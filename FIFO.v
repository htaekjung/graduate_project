==> flow/design.v <==
`timescale 1ns / 1ps
module fifo
	#(parameter W=4,B=8)
	(
	input clk,rst_n,
	input wr,rd,
	input[B-1:0] wr_data,
	output[B-1:0] rd_data,
	output reg full,empty
    );
	 initial begin
		full=0;
		empty=1;
	 end
	 reg[W-1:0] rd_ptr=0,wr_ptr=0;
	 reg[B-1:0] array_reg[2**W-1:0];
	 always @(posedge clk) begin
		if(wr && !full && !(wr&&rd&&empty)) array_reg[wr_ptr]=wr_data;
	 end
	 assign rd_data=array_reg[rd_ptr];
	 always @(posedge clk,negedge rst_n) begin
		if(!rst_n) begin
			rd_ptr=0;
			wr_ptr=0;
			full=0;
			empty=1;
		end
		else begin
			case({rd,wr})
				2'b01: if(!full) begin
							wr_ptr=wr_ptr+1;
							empty=0;
							full=(wr_ptr==rd_ptr);
						 end
				2'b10: if(!empty) begin
							rd_ptr=rd_ptr+1;
							full=0;
							empty=(rd_ptr==wr_ptr);
						 end
				2'b11: if(!empty && !full) begin
								rd_ptr=rd_ptr+1;
								wr_ptr=wr_ptr+1;
						 end
			endcase
		end
	 end
endmodule
**Reports on fifo**

What the tools print for fifo, step after step.
Lines are those of the file above, counted from 1.
Operators: Yosys type, input widths -> output width; for muxes data width and select width s.
Cell names lack the library's common part.
The mark n/a stands for no value.

- Top module: fifo
- Clock input: clk
- Library: sky130hd
- Timing corner: tt_025C_1v80

**Elaborated design**

Source: Yosys, flattened and elaborated, memories not mapped. Widths are those after wreduce. Registers that Yosys merges into a memory's read port (data or address) are not register bits. Print and check cells do not count. Equal cells are merged and count once.
Memory sizes are those after Yosys's memory passes, which may raise the word count (mostly to a power of two), join words into wider ones and drop unused or constant bits.

- Register bits after elaboration: 10
- Bits in writable memories: 128
- Memories kept: 1
- Input bits: 12

Memory list:

| memory | depth | bits a word | read ports | wr ports | RTL line | RTL |
|---|---|---|---|---|---|---|
| array_reg | 16 | 8 | 1 | 1 | 16 | `reg[B-1:0] array_reg[2**W-1:0];` |

- Add/subtract/negate cells: 2
- Equal/unequal tests: 8
- Muxes and demuxes: 15
- Reductions and logical operators: 15

Operator list:

| kind | number |
|---|---|
| $mux 4 | 5 |
| $pmux 4 s2 | 2 |
| $add 4x1->4 const B | 2 |
| $eq 4x4->1 | 2 |
| $mux 8 | 1 |
| $ne 2x2->1 const B | 3 |
| $reduce_bool 2->1 | 3 |
| $reduce_and 3->1 | 2 |
| $logic_and 1x1->1 | 5 |
| $mux 1 | 5 |
| $eq 2x2->1 const B | 2 |
| $reduce_and 2->1 | 2 |
| $pmux 1 s2 | 2 |
| $logic_not 1->1 | 3 |
| $eq 2x1->1 const B | 1 |

**Depth**

Depth = most cells in a row (Yosys ltp): at word level without a register or memory, in the mapped netlist without a sequential cell, where the memories' decode and read muxes count.

- Depth after elaboration: 5
- ABC_AREA: 0
- Gate-level depth with buffers: 7

**Synthesis result**

Yosys stat after the flow's synthesis: flattened, memories mapped to cells. It holds for the ABC_AREA given above (unset counts as 0); a run with the other value may have another netlist.
The area totals of this step are shown rounded.

Cells by type:

| type | number | area in all (um2) |
|---|---|---|
| edfxtp_1 | 128 | 3.84E+03 |
| mux4_2 | 15 | 337.824 |
| mux2i_1 | 32 | 320.307 |
| dfrtp_1 | 9 | 225.216 |
| a221oi_2 | 9 | 135.13 |
| xor2_1 | 8 | 70.067 |
| and3_1 | 11 | 68.816 |
| ha_1 | 5 | 62.56 |
| a221oi_1 | 7 | 61.309 |
| xnor2_1 | 7 | 61.309 |
| a22oi_1 | 8 | 60.058 |
| nand2_1 | 13 | 48.797 |
| buf_6 | 4 | 45.043 |
| o21ai_0 | 9 | 45.043 |
| buf_2 | 7 | 35.034 |
| and4_1 | 3 | 26.275 |
| dfstp_2 | 1 | 26.275 |
| mux4_1 | 1 | 26.275 |

Other cell types: 18; their cells: 31.

- Cells in the netlist: 308
- Mapped area: 5720 um2
- Area of sequential cells: 4100 um2
- Mapped flip-flops: 138
- Buffers: 17

**Timing after synthesis**

Path of least setup slack by OpenSTA after synthesis, without wires, with an ideal clock, recovery checks aside; 20% of the period is set as input and as output delay. Where synthesis merged equal registers, the netlist keeps one of their names.

- Path kind: register to register
- Start: register empty
- End: memory array_reg[3][0]
- Period: 1.92 ns
- Setup time: 0.383 ns
- Launch time at the first pin: 0.000 ns
- Data arrival time: 1.546 ns
- Path slack: -0.010 ns
- Path delay: 1.929 ns
- Driving pins on the path: 4
- Path buffers: 0
- Period reached after synthesis: 1.93 ns

"path delay" = arrival - input delay + setup time.
"driving pins on the path": output pins that drive a net of the path, with the launching flip-flop's if there is one; two outputs of one cell count as two.
"period reached after synthesis" = period - worst setup slack (recovery checks aside). The figure is calculated, with input and output delays left at 20% of the set period.
The rows between start and end are the longest chain of elaborated cells between them; the timing report does not say that the signal goes this way. Where chains are equally long, one stands for them.
A line is the first line of the expression or statement that the cell stems from. Yosys adds cells for indexed reads and writes and turns some case tables into memories.
A register here has more assigning lines than the two given.
Only ways into the end's enable, where the timed path ends, are counted here.

- Path through: dfstp_2 -> a211oi_2 -> nand2_1 -> nor3_1
- Cells in the longest elaborated chain: 4

Ends and longest elaborated chain, post-synthesis:

| what | RTL line | RTL |
|---|---|---|
| start, declared | 9 | `output reg full,empty` |
| start, assigned | 26 | `empty=1;` |
| start, assigned | 38 | `empty=(rd_ptr==wr_ptr);` |
| $logic_and 1x1->1 | 18 | `if(wr && !full && !(wr&&rd&&empty)) array_reg[wr_ptr]=wr_data;` |
| $logic_not 1->1 | 18 |  |
| $logic_and 1x1->1 | 18 |  |
| $mux 4 | 18 |  |
| end, declared | 16 | `reg[B-1:0] array_reg[2**W-1:0];` |

**Worst path after layout**

Path of least setup slack in the final report of entry A (OpenROAD, finished layout, wires in). Where an end is a register, its clock arrival counts in the times.

- Path kind: register to output
- Start: register rd_ptr[0]
- End: output port rd_data[0]
- Period: 2.17 ns
- External output delay: 0.43 ns
- Launch time at the first pin: 0.41 ns
- Data arrival time: 2.21 ns
- Path slack: -0.47 ns
- Driving pins on the path: 8
- Path buffers: 4

The rows between start and end are the longest chain of elaborated cells between them; the timing report does not say that the signal goes this way. Where chains are equally long, one stands for them.
The chain passes a memory read, where the word-level depth is cut; so it can be longer than that depth.
A register here has more assigning lines than the two given.

- Path through: dfrtp_2 -> buf_12 -> buf_12 -> buf_6 -> mux4_2 -> a22oi_2 -> nand2_1 -> buf_2
- Cells in the longest elaborated chain: 1

Ends and longest elaborated chain, after layout:

| what | RTL line | RTL |
|---|---|---|
| start, declared | 15 | `reg[W-1:0] rd_ptr=0,wr_ptr=0;` |
| start, assigned | 36 | `rd_ptr=rd_ptr+1;` |
| start, assigned | 41 | `rd_ptr=rd_ptr+1;` |
| $mem_v2 16x8 | 16 | `reg[B-1:0] array_reg[2**W-1:0];` |
| end, declared | 8 | `output[B-1:0] rd_data,` |

Data sheet: physical implementation of fifo

Flow measurements of fifo on sky130hd: 2 stored runs with different settings, listed in no order. Input and output delays are each 20% of the period that was set; the output load is 0.01 pF.
"clock period achieved" means the clock period less the worst setup slack. The figure is calculated, with input and output delays left at 20% of the set period.
"critical setup path time" means the part of the period allowed to the worst setup path (the constraints hold back 20% at inputs and 20% at outputs) less its slack; where the path has registers, the arrival times of their clocks count too.
"overall power" rests on the timing tool's default activity at the inputs, not on a simulated workload.
Results are given in rounded form.

### Entry A

==> flow/run.sh <==
#!/bin/bash
# the make line also repeats the synthesis and layout settings of config.mk as NAME=value (left out here)
make -C /OpenROAD-flow-scripts/flow DESIGN_CONFIG=/design/flow/config.mk WORK_HOME=/design/flow/orfs CLKGATE_MAP_FILE= finish
==> flow/config.mk <==
export PLATFORM = sky130hd
export DESIGN_NAME = fifo
export DESIGN_NICKNAME = fifo
export VERILOG_FILES = /design/flow/design.v
export SDC_FILE = /design/flow/constraint.sdc
export NUM_CORES = 4
export LEC_CHECK = 0
export CAP_MARGIN = 20
export CORE_MARGIN = 2
export CORE_UTILIZATION = 40
export SLEW_MARGIN = 20
==> flow/constraint.sdc <==
create_clock -name core_clock -period 2.17 [get_ports {clk}]
set_input_delay 0.4340 -clock core_clock [delete_from_list [all_inputs] [get_ports {clk}]]
set_output_delay 0.4340 -clock core_clock [all_outputs]
set_load 0.01 [all_outputs]

Results of entry A:
- Synthesis area: 5720 um2
- Area of the die: 15300 um2
- Standard-cell area after routing: 7350 um2
- Worst slack on setup checks: -0.473 ns
- Total negative slack on setup checks: -3.10 ns
- Overall power: 10.4 mW
- Clock period achieved: 2.643 ns
- Critical setup path time: 2.21 ns
- Type of the worst setup path: register to output

### Entry B

==> flow/run.sh <==
#!/bin/bash
# the make line also repeats the synthesis and layout settings of config.mk as NAME=value (left out here)
make -C /OpenROAD-flow-scripts/flow DESIGN_CONFIG=/design/flow/config.mk WORK_HOME=/design/flow/orfs CLKGATE_MAP_FILE= finish
==> flow/config.mk <==
export PLATFORM = sky130hd
export DESIGN_NAME = fifo
export DESIGN_NICKNAME = fifo
export VERILOG_FILES = /design/flow/design.v
export SDC_FILE = /design/flow/constraint.sdc
export NUM_CORES = 4
export LEC_CHECK = 0
export CAP_MARGIN = 20
export CELL_PAD_IN_SITES_GLOBAL_PLACEMENT = 1
export CORE_MARGIN = 2
export CORE_UTILIZATION = 46
export CTS_CLUSTER_DIAMETER = 361
export CTS_CLUSTER_SIZE = 12
export GPL_ROUTABILITY_DRIVEN = 1
export GPL_TIMING_DRIVEN = 0
export MIN_ROUTING_LAYER = met2
export PLACE_DENSITY = 0.81
export SETUP_SLACK_MARGIN = 0.59
export SLEW_MARGIN = 20
==> flow/constraint.sdc <==
create_clock -name core_clock -period 3.37 [get_ports {clk}]
set_input_delay 0.6740 -clock core_clock [delete_from_list [all_inputs] [get_ports {clk}]]
set_output_delay 0.6740 -clock core_clock [all_outputs]
set_load 0.01 [all_outputs]

Results of entry B:
- Synthesis area: 5720 um2
- Area of the die: 13300 um2
- Standard-cell area after routing: 7230 um2
- Worst slack on setup checks: 0.546 ns
- Total negative slack on setup checks: 0.000 ns
- Overall power: 7.05 mW
- Clock period achieved: 2.824 ns
- Critical setup path time: 2.15 ns
- Type of the worst setup path: register to output
